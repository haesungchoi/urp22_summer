==> flow/design.v <==
module COUNTER (
input [7:0] size,
input clk,
input rst_n,
input enable,
output [15:0] count
);
reg [15:0] count_reg;
reg [7:0] row, col;
assign count = count_reg;
always @(posedge clk or negedge rst_n) begin
    if (!rst_n) begin
        count_reg <= 16'd0;
        row <= 8'd0;
        col <= 8'd0;
    end else begin
        if (!enable) begin
            count_reg <= 16'd0;
            row <= 8'd0;
            col <= 8'd0;
        end else begin
            if (row < size-1'b1) begin
                if (col == size) begin
                    row <= row + 1'b1;
                    col <= 8'd0;
                end else begin
                    col <= col + 1'b1;
                end
                    count_reg <= count_reg + 1'b1;
            end
        end
    end
end
endmodule
# Reports on COUNTER
# What the tools print for COUNTER, step after step.
# Lines are those of the file above, counted from 1.
# Cell names lack the library's common part.
# A cell with n/a has no value.
# inputs
top_module	COUNTER
clk_port	clk
lib	sky130hd
pvt_corner	tt_025C_1v80

# Word-level counts
# Yosys after proc, flatten, opt, wreduce and memory -nomap, before mapping. Memory bits, and registers merged into a memory's read port (data or address), are not among the register bits. Print and check cells are not counted. Equal cells are merged and count once.
# classes
addsub	4
n_cmp	1
n_eq	3
mux	8
reduce_and_logical	1
# ops
operator	count
2-to-1 mux 8 bit	6
2-to-1 mux 16 bit	2
adder 16 x 1 -> 16 bit (second input constant)	1
adder 8 x 1 -> 8 bit (second input constant)	2
subtractor 8 x 1 -> 8 bit (second input constant)	1
< comparator 8 bit	1
equality test 8 bit	1
inequality test 2 x 1 -> 1 bit (second input constant)	2
AND reduction 2 bit	1
# word_totals
register_bits	32
inputBits	11
output_inout_bits	16
wordCells	20

# Depth
# Longest topological path by Yosys (ltp), each cell counted once; first at word level (registers and memories cut), then after technology mapping (sequential cells cut; the memories' decode and read muxes count).
# logic_depth
word_depth	4
ABC_AREA	0
ltp_mapped	13
depth_no_buf	11

# Netlist
# Yosys stat after the flow's synthesis: flattened, memories mapped to cells. It holds for the ABC_AREA given above (unset counts as 0); a run with the other value may have another netlist.
# mapped
mapped_cells	227
synth_area_um2	2080.7
seqArea_um2	800.8
ff_cells	32
buffers	9
# by_type
type	count	type_area_um2
dfrtp_1	32	800.768
xnor2_1	25	218.96
ha_1	11	137.632
nand2_1	22	82.579
nor2_1	19	71.318
mux2i_1	7	70.067
nand3_1	13	65.062
nand4_1	9	56.304
nor4_1	9	56.304
a21oi_1	10	50.048
nor3_1	8	40.038
nand2b_1	6	37.536
nand3b_1	5	37.536
a2111oi_4	1	27.526
inv_1	7	26.275
and3_1	4	25.024
nor4_2	2	25.024
o21ai_0	5	25.024
# Not listed: further types 21, cells in them 32.

# Timing after synthesis
# OpenSTA on the mapped netlist: ideal clock, no wires. The path of least setup slack (recovery checks aside). Input and output delay are each 20% of the period. Register names are those of the netlist, which keeps one name where synthesis merged equal registers.
# synth_path
kind	in2reg
startpoint	input port size[2]
endpoint	register col[6]
tclk_ps	6650
input_delay_ps	1330
setup_time_ps	82
t_first_pin_ps	1330
arrival_time_ps	3811
t_required_ps	6568
path_slack_ps	2757
delay_ps	2563
driving_pins	10
path_buffers	1
synth_period_reached_ps	3893
# "delay_ps" is the arrival time less input delay plus setup time.
# "driving_pins": output pins that drive a net of the path, with the launching flip-flop's if there is one; two outputs of one cell count as two.
# "synth_period_reached_ps" is the clock period less the worst setup slack; recovery checks do not enter. This is arithmetic on one report: input and output delays are still those of the set period (20% each).
# Between the ends stands the longest chain of elaborated cells between them, by number of cells; it is not shown to be the way that was timed. Of several equally long chains one is given.
# Each line given opens the expression or statement behind the cell; cells for indexed reads and writes are added by Yosys, which also makes memories of some case tables.
# A register here has more assigning lines than the two given.
# synth_between
path_cell_list	or4_1 -> nor4_1 -> xnor2_1 -> ha_1 -> nand2_1 -> o21ai_0 -> or2_1 -> buf_2 -> or4_1 -> a31oi_1
elab_chain_len	4
cone_cells	7
cone_lines	3
cone_classes	1 x add/sub; 1 x compare; 2 x eq/ne; 3 x mux
# synth_rtl
item	line	rtl
start, declared	2	input [7:0] size,
subtractor 8 x 1 -> 8 bit	22	if (row < size-1'b1) begin
< comparator 8 bit	22
2-to-1 mux 8 bit	22
2-to-1 mux 8 bit	17	if (!enable) begin
end, assigned	15	col <= 8'd0;
end, assigned	27	col <= col + 1'b1;
end, declared	9	reg [7:0] row, col;

# Path in the finished layout
# Path of least setup slack in the final report of run 1 (OpenROAD, finished layout, wires in). Where an end is a register, its clock arrival counts in the times.
# The report prints the path's times to 10 ps; the period is as set.
# layout_path
kind	in2reg
startpoint	input port size[2]
endpoint	register col[3]
tclk_ps	6640
input_delay_ps	1330
setup_time_ps	100
t_first_pin_ps	1330
arrival_time_ps	4890
t_required_ps	6830
path_slack_ps	1940
driving_pins	11
path_buffers	2
# Between the ends stands the longest chain of elaborated cells between them, by number of cells; it is not shown to be the way that was timed. Of several equally long chains one is given.
# A register here has more assigning lines than the two given.
# layout_between
path_cell_list	clkdlybuf4s50_1 -> or4_1 -> nor4_1 -> xnor2_1 -> ha_1 -> nand2_1 -> o21ai_0 -> clkbuf_1 -> nor2_1 -> o21ai_0 -> a31o_1
elab_chain_len	4
cone_cells	7
cone_lines	3
cone_classes	1 x add/sub; 1 x compare; 2 x eq/ne; 3 x mux
# layout_rtl
item	line	rtl
start, declared	2	input [7:0] size,
subtractor 8 x 1 -> 8 bit	22	if (row < size-1'b1) begin
< comparator 8 bit	22
2-to-1 mux 8 bit	22
2-to-1 mux 8 bit	17	if (!enable) begin
end, assigned	15	col <= 8'd0;
end, assigned	27	col <= col + 1'b1;
end, declared	9	reg [7:0] row, col;

# Stored flow runs of COUNTER (2 of them; Yosys, OpenROAD, sky130hd). They differ in their settings and are not a sequence. Constraints: input delay and output delay 20% of the set period each, output load 0.01 pF.
# "design_power_mw" is the tool's figure for a default switching activity; nothing was simulated.
# A setting shown as . is not set for that run.
run	period_ns	CORE_UTILIZATION	SETUP_SLACK_MARGIN	ABC_AREA	GPL_TIMING_DRIVEN	CTS_CLUSTER_SIZE	CAP_MARGIN	CORE_MARGIN	SLEW_MARGIN	PLACE_DENSITY	CORE_ASPECT_RATIO	MIN_ROUTING_LAYER	synthesis_area_um2	design_power_mw	setup_ws_ps	finalUtil_pct	hold_ws_ps	die_area_um2
run 1	6.64	22	-0.14	0	0	95	20	2	20	.	.	.	2080.7	0.4418	1942	28.4	568	10251.6
run 2	4.74	40	-0.45	.	1	88	40	2	40	0.91	0.77	met1	2080.7	0.5663	555	48.5	561	5799.7
